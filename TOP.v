==> flow/design.v <==
`timescale 1ns / 1ps
module ADDER(a,b,cout,sum);
input [3:0] a,b;
output [3:0] sum;
output cout;
assign {cout, sum}=a+b;
endmodule
`timescale 1ns / 1ps
 module FSM(reset,clk,shb,ld,clr,ldp,shp);
 input clk,reset;
 output shb,ld,clr,ldp,shp;
 reg shb,ld,clr,ldp,shp;
 reg[3:0] cs,ns;
 parameter s0 = 0, s1 = 1, s2 = 2, s3 = 3, s4 = 4, s5 = 5, s6 = 6, s7 = 7, s8 = 8, s9 = 9, s10 = 10, s11 = 11, s12 = 12, s13=13;
 always @ (posedge clk or posedge reset)
 begin
 if(reset)
 cs <= s0;
 else
 cs<=ns;
 end
always@(cs or clk)
begin
case(cs)
 s0: ns<=s1;
 s1: ns<=s2;
 s2: ns<=s3;
 s3: ns<=s4;
 s4: ns<=s5;
 s5: ns<=s6;
 s6: ns<=s7;
 s7: ns<=s8;
 s8: ns<=s9;
 s9: ns<=s10;
 s10:ns<=s11;
 s11:ns=s12;
 s12:ns<=s12;
 s13:ns<=s13;
default: ns<=s0;
endcase
end
always@(cs)
begin
case(cs)
 s0:begin
 clr=1;
 ld=0;
 shp=0;
 shb=0;
 ldp=0;
 end
 s1:begin
 clr=0; 
 ld=1;
 shp=0;
 shb=0;
 ldp=0;
 end
 s2:begin
 clr=0;
 ld=0;
 shp=0;
 shb=0;
 ldp=1;
 end
 s3:begin
 clr=0;
 ld=0;
 shp=1;
 shb=0;
 ldp=0;
 end 
 s4:begin
 clr=0;
 ld=0;
 shp=0;
 shb=1;
 ldp=0;
 end
 s5:begin
 clr=0;
 ld=0;
 shp=0;
 shb=0;
 ldp=1;
 end
 s6:begin
 clr=0;
 ld=0;
 shp=1;
 shb=0;
 ldp=0;
 end
 s7:begin
 clr=0;
 ld=0;
 shp=0;
 shb=1;
 ldp=0;
 end
 s8:begin
 clr=0;
 ld=0;
 shp=0;
 shb=0;
 ldp=1;
 end
 s9:begin
 clr=0;
 ld=0;
 shp=1;
 shb=0;
 ldp=0;
 end
 s10:begin
 clr=0;
 ld=0;
 shp=1;
 shb=1;
 ldp=0;
 end
 s11:begin
 clr=0;
 ld=0;
 shp=0;
 shb=1;
 ldp=1;
 end
 s12:begin
 clr=0;
 ld=0;
 shp=1;
 shb=1;
 ldp=0;
 end
 s13:begin
  clr=0;
  ld=0;
  shp=0;
  shb=0;
  ldp=0;
  end
 default:begin
 clr=0;
 ld=0;
 shp=0;
 shb=0;
 ldp=0;
 end
 endcase
 end
endmodule   
`timescale 1ns / 1ps
module MA(ld,clr,clk,da,qa);
input ld,clr,clk;
input[3:0] da;
output[3:0] qa;
reg[3:0] qa;
always@(posedge clr or posedge clk)
begin
if(clr)
qa<=0;
else if(ld)
qa<=da;
end 
endmodule
`timescale 1ns / 1ps
module MB(shb,ld,clr,clk,db,qb);
input shb,ld,clr,clk;
input[3:0] db;
output[3:0] qb;
reg[3:0] qb;
always@(posedge clr or posedge clk)
begin
if(clr) qb<=0;
else if(ld)
qb<=db;
else if(shb)
qb<={1'b0, qb[3:1]};
end
endmodule
`timescale 1ns / 1ps
module MULT(da,db,p,ld,shb,clr,clk,shp,ldp);
input[3:0] da,db;
input ld,ldp,shb,shp,clk,clr;
output[8:0] p;
wire[3:0] qa,qb,sum,y;
wire cout;
MA a1(.ld(ld),.clr(clr),.clk(clk),.da(da),.qa(qa));
MB a2(.shb(shb),.ld(ld),.clr(clr),.clk(clk),.db(db),.qb(qb));
MUXB a3(.d0(4'b0000),.d1(da),.x(qb[0]),.y(y));
ADDER a4(.a(p[7:4]), .b(y), .cout(cout), .sum(sum));
PROD a5(sum,shp,ldp,clr,cout,clk,p);
endmodule
`timescale 1ns / 1ps
module MUXB(d0,d1,x,y);
input[3:0] d0,d1;
input x;
output [3:0] y;
reg[3:0] y;
always@(d0 or d1 or x)
begin
if(x==1)
y=d1;
else
y=d0;
end
endmodule
`timescale 1ns / 1ps
module PROD(sum,shp,ldp,clr,cout,clk,p);
input[3:0] sum;
input clr,clk,shp,ldp,cout;
output[8:0] p;
reg[8:0] p;
always@(posedge clk or posedge clr)
begin
if(clr)
p<=0;
else if(ldp)begin
p[7:4]= {sum};
p[8]= {cout}; end
else if(shp)
begin
p[8:0] <= {cout,p[8:1]};
end
end
endmodule
`timescale 1ns / 1ps
module TOP(reset,clk,da,db,p);
input reset,clk;
input[3:0] da,db;
output[8:0] p;
wire shb,ld,clr,ldp,shp;
MULT b1(.da(da),.db(db),.p(p),.ld(ld),.shb(shb),.clr(clr),.clk(clk),.shp(shp),.ldp(ldp));
FSM b2(.reset(reset),.clk(clk),.shb(shb),.ld(ld),.clr(clr),.ldp(ldp),.shp(shp));
endmodule
# Reports on TOP
# The steps from the RTL of TOP to its reports follow in flow order.
# Line numbers count from 1 in the design file above.
setup:
  design: "TOP"
  clock: "clk"
  lib: "sky130hd"
  pvt_corner: "tt_025C_1v80"

# Word level
# Yosys after proc, flatten, opt, wreduce and memory -nomap, before mapping. Memory bits, and registers merged into a memory's read port (data or address), are not among the register bits. Print and check cells are not counted. Equal cells are merged and count once.
# Yosys's memory passes give these memory sizes; they may raise the number of words (mostly to a power of two), join words into wider ones and drop unused or constant bits.
op_classes:
  n_div: 0
  compare: 0
  n_eq: 0
  multipliers: 0
  reduce_and_logical: 3
  shift: 0
  mux: 7
  bitwise: 1
  addsub: 1
op_table:
  columns: ["cell", "count"]
  rows:
  - ["4-bit 2-to-1 mux", 5]
  - ["4-bit by 4-bit adder with 5-bit output", 1]
  - ["2-bit nonzero test", 2]
  - ["2-bit AND reduction", 1]
  - ["1-bit 2-to-1 mux", 2]
  - ["1-bit NOT", 1]
bits:
  ram_bits: 0
  output_inout_bits: 9
  ff_bits: 13
  latchBits: 0
  romBits: 144
  clocked_rd_ports_x_width: 4
  in_bits: 10
  n_memories: 2
  elab_cells: 17
mem_list:
  columns: ["name", "size", "word_bits", "read_ports", "wr", "line", "source"]
  rows:
  - ["(no name shown)", 16, 5, 1, 0, 44, "case(cs)"]
  - ["(no name shown)", 16, 4, 1, 0, 24, "case(cs)"]

# Longest topological paths
# Depth = most cells in a row (Yosys ltp): at word level without a register or memory, in the mapped netlist without a sequential cell, where the memories' decode and read muxes count.
logic_depth:
  ltp_word: 4
  ABC_AREA: 0
  mapped_depth: 6

# After synthesis
# Yosys stat after the flow's synthesis: flattened, memories mapped to cells. It holds for the ABC_AREA given above (unset counts as 0); a run with the other value may have another netlist.
# Totals and module areas in this step are rounded.
mapped:
  stdcells: 93
  area_um2: 1060
  n_buf: 2
  seqArea_um2: 425
  flip_flops: 17
types:
  columns: ["cell", "count", "area_total_um2"]
  rows:
  - ["sky130_fd_sc_hd__dfrtp_1", 17, 425.408]
  - ["sky130_fd_sc_hd__ha_1", 9, 112.608]
  - ["sky130_fd_sc_hd__mux2i_1", 9, 90.086]
  - ["sky130_fd_sc_hd__mux2_2", 7, 78.826]
  - ["sky130_fd_sc_hd__a21oi_1", 8, 40.038]
  - ["sky130_fd_sc_hd__inv_1", 7, 26.275]
  - ["sky130_fd_sc_hd__mux4_1", 1, 26.275]
  - ["sky130_fd_sc_hd__and2_1", 4, 25.024]
  - ["sky130_fd_sc_hd__buf_6", 2, 22.522]
  - ["sky130_fd_sc_hd__mux2_1", 2, 22.522]
  - ["sky130_fd_sc_hd__nor2_1", 6, 22.522]
  - ["sky130_fd_sc_hd__fa_1", 1, 20.019]
  - ["sky130_fd_sc_hd__o21ai_0", 4, 20.019]
  - ["sky130_fd_sc_hd__xor2_1", 2, 17.517]
  - ["sky130_fd_sc_hd__a21o_1", 2, 15.014]
  - ["sky130_fd_sc_hd__mux2_4", 1, 15.014]
  - ["sky130_fd_sc_hd__a211o_2", 1, 10.01]
  - ["sky130_fd_sc_hd__a21bo_2", 1, 10.01]
# Not listed: further types 7, cells in them 9.
# The figures by module come from a second, unflattened synthesis with its own total; it is not the netlist above.
unflattened:
  cells_unflattened: 103
  hier_area_um2: 1100
# Rows give one instance, submodules left out.
modules:
  columns: ["mod", "area_um2", "cells", "n_inst"]
  rows:
  - ["PROD", 397, 31, 1]
  - ["FSM", 344, 34, 1]
  - ["MB", 175, 17, 1]
  - ["ADDER", 136, 16, 1]
  - ["MUXB", 45.0, 4, 1]
  - ["MULT", 3.8, 1, 1]
  - ["TOP", 0.0, 0, 1]

# Path before layout
# Path of least setup slack by OpenSTA after synthesis, without wires, with an ideal clock, recovery checks aside; 20% of the period is set as input and as output delay. Where synthesis merged equal registers, the netlist keeps one of their names.
synth_timing:
  kind: "reg-to-reg"
  start: "register b2.cs[0]"
  end: "register b1.a5.p[0]"
  required_ps: 1645
  path_delay_ps: 1855
  path_stages: 7
  arrival_ps: 1730
  period_ps: 1770
  setup_ps: 125
  path_slack_ps: -84
  period_less_setup_slack_ps: 1854
# "path_delay_ps" is the arrival time less input delay plus setup time.
# "path_stages": output pins that drive a net of the path, with the launching flip-flop's if there is one; two outputs of one cell count as two.
# "period_less_setup_slack_ps" is the clock period less the worst setup slack; recovery checks do not enter. This is arithmetic on one report: input and output delays are still those of the set period (20% each).
# Between the ends stands the longest chain of elaborated cells between them, by number of cells; it is not shown to be the way that was timed. Of several equally long chains one is given.
# Each line given opens the expression or statement behind the cell; cells for indexed reads and writes are added by Yosys, which also makes memories of some case tables.
# A memory read counts as a cell of the chain, while the word-level depth stops at memories.
synth_via:
  cell_sequence: "sky130_fd_sc_hd__dfrtp_1 > sky130_fd_sc_hd__inv_1 > sky130_fd_sc_hd__ha_1 > sky130_fd_sc_hd__and2b_2 > sky130_fd_sc_hd__a211o_2 > sky130_fd_sc_hd__a21oi_2 > sky130_fd_sc_hd__mux2_2"
  elab_chain_cells: 3
synth_lines:
  columns: ["item", "line", "source"]
  rows:
  - ["start: declaration", 13, "reg[3:0] cs,ns;"]
  - ["memory read 16 x 5 bit", 44, "case(cs)"]
  - ["1-bit NOT", null, null]
  - ["2-bit AND reduction", null, null]
  - ["end: assignment", 218, "p<=0;"]
  - ["end: assignment", 224, "p[8:0] <= {cout,p[8:1]};"]
  - ["end: declaration", 213, "output[8:0] p;"]

# Timing after layout
# Path of least setup slack in the final report of job 2 (OpenROAD, finished layout, wires in). Where an end is a register, its clock arrival counts in the times.
# The path's times are printed in steps of 10 ps; the period is the one set.
layout_timing:
  kind: "reg-to-reg"
  start: "register b2.cs[1]"
  end: "register b1.a5.p[5]"
  setup_ps: 100
  path_stages: 7
  arrival_ps: 2010
  path_slack_ps: 0
  period_ps: 1820
  required_ps: 2010
# Between the ends stands the longest chain of elaborated cells between them, by number of cells; it is not shown to be the way that was timed. Of several equally long chains one is given.
# A memory read counts as a cell of the chain, while the word-level depth stops at memories.
# A register here has more assigning lines than the two given.
layout_via:
  cell_sequence: "sky130_fd_sc_hd__dfrtp_1 > sky130_fd_sc_hd__inv_2 > sky130_fd_sc_hd__ha_4 > sky130_fd_sc_hd__mux2i_1 > sky130_fd_sc_hd__mux2_4 > sky130_fd_sc_hd__mux2_4 > sky130_fd_sc_hd__mux2_4"
  elab_chain_cells: 3
layout_lines:
  columns: ["item", "line", "source"]
  rows:
  - ["start: declaration", 13, "reg[3:0] cs,ns;"]
  - ["memory read 16 x 5 bit", 44, "case(cs)"]
  - ["4-bit 2-to-1 mux", 222, "else if(shp)"]
  - ["4-bit 2-to-1 mux", 219, "else if(ldp)begin"]
  - ["end: assignment", 220, "p[7:4]= {sum};"]
  - ["end: assignment", 224, "p[8:0] <= {cout,p[8:1]};"]
  - ["end: declaration", 213, "output[8:0] p;"]

--- measured runs ---
Stored flow runs of TOP (2 of them; Yosys, OpenROAD, sky130hd). They differ in their settings and are not a sequence. Constraints: input delay and output delay 20% of the set period each, output load 0.01 pF.
"achieved_clock_period_ps": clock period set for the run, less the worst setup slack. It is reckoned from that one timing run; input and output delays stay at 20% of the period that was set.
"worst_path_time_ps" = time allowed to the worst setup path (clock period - input delay - output delay, where it has them) - its slack; a late launch clock adds to it, a late capture clock takes from it.
By "power_mw" is meant OpenSTA's value without simulated activity: inputs other than the clock are taken to toggle once in ten clock periods, and the tool carries that through the logic.
"worst_path_time_ps" is known to 10 ps.
The measured numbers are rounded.

--- job 1 ---
==> flow/run.sh <==
#!/bin/bash
# the make line also repeats the synthesis and layout settings of config.mk as NAME=value (left out here)
make -C /OpenROAD-flow-scripts/flow DESIGN_CONFIG=/design/flow/config.mk WORK_HOME=/design/flow/orfs CLKGATE_MAP_FILE= finish
==> flow/config.mk <==
export PLATFORM = sky130hd
export DESIGN_NAME = TOP
export DESIGN_NICKNAME = TOP
export VERILOG_FILES = /design/flow/design.v
export SDC_FILE = /design/flow/constraint.sdc
export NUM_CORES = 4
export LEC_CHECK = 0
export ABC_AREA = 1
export CAP_MARGIN = 35
export CELL_PAD_IN_SITES_DETAIL_PLACEMENT = 2
export CORE_MARGIN = 2
export CORE_UTILIZATION = 55
export CTS_CLUSTER_SIZE = 43
export GPL_ROUTABILITY_DRIVEN = 1
export PLACE_DENSITY_LB_ADDON = 0.09
export SETUP_SLACK_MARGIN = 0.19
export SLEW_MARGIN = 20
==> flow/constraint.sdc <==
create_clock -name core_clock -period 1.86 [get_ports {clk}]
set_input_delay 0.3720 -clock core_clock [delete_from_list [all_inputs] [get_ports {clk}]]
set_output_delay 0.3720 -clock core_clock [all_outputs]
set_load 0.01 [all_outputs]

==> results, as YAML <==
outcome: "no results, placement failed with DPL-0033"

--- job 2 ---
==> flow/run.sh <==
#!/bin/bash
# the make line also repeats the synthesis and layout settings of config.mk as NAME=value (left out here)
make -C /OpenROAD-flow-scripts/flow DESIGN_CONFIG=/design/flow/config.mk WORK_HOME=/design/flow/orfs CLKGATE_MAP_FILE= finish
==> flow/config.mk <==
export PLATFORM = sky130hd
export DESIGN_NAME = TOP
export DESIGN_NICKNAME = TOP
export VERILOG_FILES = /design/flow/design.v
export SDC_FILE = /design/flow/constraint.sdc
export NUM_CORES = 4
export LEC_CHECK = 0
export CAP_MARGIN = 20
export CORE_MARGIN = 2
export CORE_UTILIZATION = 39
export CTS_CLUSTER_SIZE = 99
export GPL_ROUTABILITY_DRIVEN = 0
export MAX_ROUTING_LAYER = met4
export PLACE_DENSITY_LB_ADDON = 0.02
export SETUP_SLACK_MARGIN = 0.3
export SLEW_MARGIN = 20
export TNS_END_PERCENT = 50
==> flow/constraint.sdc <==
create_clock -name core_clock -period 1.82 [get_ports {clk}]
set_input_delay 0.3640 -clock core_clock [delete_from_list [all_inputs] [get_ports {clk}]]
set_output_delay 0.3640 -clock core_clock [all_outputs]
set_load 0.01 [all_outputs]

==> results, as YAML <==
results:
  post_route_util_pct: 59.6
  post_synth_area_um2: 1060
  cell_area_final_um2: 1500
  worst_path_time_ps: 1820
  critical_path_type: "reg-to-reg"
  power_mw: 0.602
  setup_tns_ps: -1
  dieArea_um2: 3140
  worst_setup_slack_ps: -1
  achieved_clock_period_ps: 1821
--- end ---
