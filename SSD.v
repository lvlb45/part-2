==> flow/design.v <==
`timescale 1ns / 1ps
module SSD(clk, seg, dig);
input clk;
output [7:0] seg;
output [7:0] dig;
parameter N = 18;
reg [N-1:0] count;
reg [3:0] dd;
reg [7:0] seg;
reg [7:0] an;
always @ (posedge clk)
begin 
count <= count + 1;
case(count[N-1:N-3])
3'b000:
begin 
    dd = 4'd7;
    an = 8'b11111110;
end
3'b001:
begin
    dd = 4'd6;
    an = 8'b11111101;
end
3'b010:
begin
    dd = 4'd5;
    an = 8'b11111011;
end
3'b011:
begin
    dd = 4'd4;
    an = 8'b11110111;
end
3'b100:
begin
    dd = 4'd3;
    an = 8'b11101111;
end
3'b101:
begin 
    dd = 4'd2;
    an = 8'b11011111;
end
3'b110:
begin
    dd = 4'd1;
    an = 8'b10111111;
end
3'b111:
begin
    dd = 4'd0;
    an = 8'b01111111;
end
endcase
end
assign dig = an;
always @ (dd)
    begin
    seg[7] = 1'b1;
    case (dd)
    4'd0 : seg[6:0] = 7'b1000110;  
    4'd1 : seg[6:0] = 7'b0001100;  
    4'd2 : seg[6:0] = 7'b0000110;  
    4'd3 : seg[6:0] = 7'b1111001;  
    4'd4 : seg[6:0] = 7'b0000011;  
    4'd5 : seg[6:0] = 7'b0000011;  
    4'd6 : seg[6:0] = 7'b0001000;  
    4'd7 : seg[6:0] = 7'b0000000;  
    default : seg[6:0]= 7'b1111111;  
    endcase
end
endmodule 
== Step by step through the tools: SSD ==
The steps from the RTL of SSD to its reports follow in flow order.
Lines are those of the file above, counted from 1.
Library cell names are shortened.
A cell with - has no value.

* Top module: SSD
* Clock port: clk
* Library: sky130hd
* Corner: tt_025C_1v80

== Elaborated design ==
Yosys after proc, flatten, opt, wreduce and memory -nomap, before mapping. Enables and synchronous resets that opt folds into registers are not counted as muxes. Memory bits, and registers merged into a memory's read port (data or address), are not among the register bits. Print and check cells are not counted. Equal cells are merged and count once.
Yosys's memory passes give these memory sizes; they may raise the number of words (mostly to a power of two), join words into wider ones and drop unused or constant bits.

* Add/subtract/negate cells: 1
* Multiply operators: 0
* Div/mod/pow operators: 0
* Magnitude comparators: 0
* Equal/unequal tests: 0
* Shift-type cells: 0
* Mux-type cells: 1
* Bitwise logic cells: 0
* Reductions and logical operators: 0

{| class="wikitable"
|+ Operators by type and width
! cell !! number
|-
| adder 18 x 1 -> 18 bit with constant B || 1
|-
| 2-to-1 mux 7 bit || 1
|}

* Register bits after elaboration: 22
* Bits in latches: 0
* Memory bits (writable): 0
* Bits in read-only memories: 144
* Word width x clocked read ports: 11
* Memories kept: 2
* Input bits: 1
* Output and inout port bits: 16
* Cells after elaboration: 6

{| class="wikitable"
|+ Memories
! memory !! words !! width !! read ports !! write ports !! line !! source
|-
| (no name shown) || 8 || 11 || 1 || 0 || 14 || <nowiki>case(count[N-1:N-3])</nowiki>
|-
| (no name shown) || 8 || 7 || 1 || 0 || 61 || <nowiki>case (dd)</nowiki>
|}

== Depth ==
Yosys ltp: most cells in a row. Word level: on the elaborated netlist, between registers, memories and ports. Mapped: between sequential cells and ports; inverters and the memories' decode and read muxes count.

* Depth in word-level cells: 1
* ABC_AREA: 0
* Mapped depth: 5
* Mapped depth without buffers: 5

== Netlist ==
Source: synth_stat.txt of the flow (Yosys; design flattened, memories mapped). It holds for the ABC_AREA given above (unset counts as 0); a run with the other value may have another netlist.

{| class="wikitable"
|+ Cell types
! type !! number !! area in all (sq um)
|-
| dfxtp_1 || 29 || 580.557
|-
| xnor2_1 || 10 || 87.584
|-
| nand3_1 || 11 || 55.053
|-
| xor2_1 || 6 || 52.55
|-
| nor4_4 || 2 || 42.541
|-
| ha_1 || 3 || 37.536
|-
| nand2_1 || 9 || 33.782
|-
| nor2_1 || 5 || 18.768
|-
| nand3_4 || 1 || 17.517
|-
| buf_4 || 2 || 15.014
|-
| inv_1 || 4 || 15.014
|-
| and3_1 || 2 || 12.512
|-
| nand4_1 || 2 || 12.512
|-
| nor2b_1 || 2 || 12.512
|-
| buf_2 || 2 || 10.01
|-
| mux2i_1 || 1 || 10.01
|-
| nand3_2 || 1 || 10.01
|-
| nor3_1 || 2 || 10.01
|}

Other cell types: 5; their cells: 6.

* Standard cells after synthesis: 100
* Cell area after synthesis: 1,058.5 sq um
* Sequential area: 580.6 sq um
* Flip-flop cells: 29
* Buffers: 5

== Timing after synthesis ==
Path of least setup slack by OpenSTA after synthesis, without wires, with an ideal clock, recovery checks aside; 20% of the period is set as input and as output delay. Where synthesis merged equal registers, the netlist keeps one of their names.

* Kind: reg-to-reg
* From: reg count[0]
* To: reg count[16]
* Period: 1.57 ns
* Library setup time: 0.119 ns
* Launch time at the first pin: 0.000 ns
* Data arrival time: 1.169 ns
* Data required time: 1.451 ns
* Setup slack: 0.283 ns
* Delay of the path: 1.288 ns
* Stages: 6
* Path buffers: 0
* Synthesis period reached: 1.287 ns

"delay of the path" = arrival - input delay + setup time.
"stages" counts driving pins, that of a launching flip-flop among them; a cell with two outputs on the path counts twice.
"synthesis period reached" is the clock period less the worst setup slack; recovery checks do not enter. This is arithmetic on one report: input and output delays are still those of the set period (20% each).
The rows between start and end are the longest chain of elaborated cells between them; the timing report does not say that the signal goes this way. Where chains are equally long, one stands for them.
Each line given opens the expression or statement behind the cell; cells for indexed reads and writes are added by Yosys, which also makes memories of some case tables.

* Cell sequence: dfxtp_1 > ha_1 > nand3_1 > nor4_4 > nand3_1 > xnor2_1
* Cells in the longest elaborated chain: 1
* Elaborated cells between the ends (all ways): 1
* Source lines of those cells: 1
* Classes of those cells: add/sub: 1

{| class="wikitable"
|+ RTL lines, path post-synthesis
! item !! line !! source
|-
| from (decl) || 7 || <nowiki>reg [N-1:0] count;</nowiki>
|-
| from (assign) || 13 || <nowiki>count <= count + 1;</nowiki>
|-
| adder 18 x 1 -> 18 bit || 13 ||
|-
| to (assign) || 13 ||
|-
| to (decl) || 7 ||
|}

== Worst path after layout ==
From the final timing report of flow run 1: the path of least setup slack in the routed layout; clock arrival at registers is part of the times.

* Kind: reg-to-output
* From: reg dd[0]
* To: out seg[6]
* Period: 1.07 ns
* Output delay: 0.21 ns
* Launch time at the first pin: 0.33 ns
* Data arrival time: 1.23 ns
* Data required time: 0.86 ns
* Setup slack: -0.37 ns
* Stages: 5
* Path buffers: 1

The rows between start and end are the longest chain of elaborated cells between them; the timing report does not say that the signal goes this way. Where chains are equally long, one stands for them.
The chain passes a memory read, where the word-level depth is cut; so it can be longer than that depth.
A register here has more assigning lines than the two given.

* Cell sequence: dfxtp_2 > inv_2 > ha_4 > nor2b_4 > buf_6
* Cells in the longest elaborated chain: 2
* Elaborated cells between the ends (all ways): 2
* Source lines of those cells: 1
* Classes of those cells: mux: 1; memory: 1

{| class="wikitable"
|+ RTL lines, path post-layout
! item !! line !! source
|-
| from (decl) || 8 || <nowiki>reg [3:0] dd;</nowiki>
|-
| from (assign) || 17 || <nowiki>dd = 4'd7;</nowiki>
|-
| from (assign) || 22 || <nowiki>dd = 4'd6;</nowiki>
|-
| memory read (8 x 7 bit) || 61 || <nowiki>case (dd)</nowiki>
|-
| 2-to-1 mux 7 bit || 61 ||
|-
| to (decl) || 4 || <nowiki>output [7:0] seg;</nowiki>
|}

Measured data: module SSD, platform sky130hd, 2 stored runs of the flow under differing settings, order arbitrary. Input and output delays are each 20% of the period that was set; the output load is 0.01 pF.
"clock period reached": clock period set for the run, less the worst setup slack. It is reckoned from that one timing run; input and output delays stay at 20% of the period that was set.
"time on the worst setup path" = time allowed to the worst setup path (clock period - input delay - output delay, where it has them) - its slack; a late launch clock adds to it, a late capture clock takes from it.
By "total power after layout" is meant OpenSTA's value without simulated activity: inputs other than the clock are taken to toggle once in ten clock periods, and the tool carries that through the logic.

=== Flow run 1 ===
{| class="wikitable"
! Setting !! Value
|-
| period_ns || 1.07
|-
| CAP_MARGIN || 20
|-
| CORE_MARGIN || 2
|-
| CORE_UTILIZATION || 40
|-
| SLEW_MARGIN || 20
|-
! Result !! Value
|-
| Chip area in the Yosys report || 1,058.5 sq um
|-
| Die size || 3,073.6 sq um
|-
| Standard-cell area after layout || 1,589.0 sq um
|-
| Utilization of the finished layout || 0.636
|-
| Setup slack of the worst path || -0.372 ns
|-
| Post-route setup TNS || -3.216 ns
|-
| Lowest hold slack || 0.465 ns
|-
| Total power after layout || 1.691 mW
|-
| Clock period reached || 1.442 ns
|-
| Time on the worst setup path || 1.23 ns
|-
| Critical path kind || reg-to-output
|}

=== Flow run 2 ===
{| class="wikitable"
! Setting !! Value
|-
| period_ns || 1.18
|-
| CORE_UTILIZATION || 32
|-
| SETUP_SLACK_MARGIN || 0.23
|-
| PLACE_DENSITY || 0.52
|-
| HOLD_SLACK_MARGIN || 0.24
|-
| CELL_PAD_IN_SITES_GLOBAL_PLACEMENT || 2
|-
| TNS_END_PERCENT || 85
|-
| ABC_AREA || 1
|-
| GPL_ROUTABILITY_DRIVEN || 0
|-
| SLEW_MARGIN || 0
|-
| MIN_ROUTING_LAYER || met2
|-
| CAP_MARGIN || 20
|-
| CORE_MARGIN || 2
|-
! Result !! Value
|-
| Chip area in the Yosys report || 1,127.3 sq um
|-
| Die size || 4,013.9 sq um
|-
| Standard-cell area after layout || 1,798.0 sq um
|-
| Utilization of the finished layout || 0.535
|-
| Setup slack of the worst path || -0.245 ns
|-
| Post-route setup TNS || -1.086 ns
|-
| Lowest hold slack || 0.451 ns
|-
| Total power after layout || 1.642 mW
|-
| Clock period reached || 1.425 ns
|-
| Time on the worst setup path || 1.19 ns
|-
| Critical path kind || reg-to-output
|}
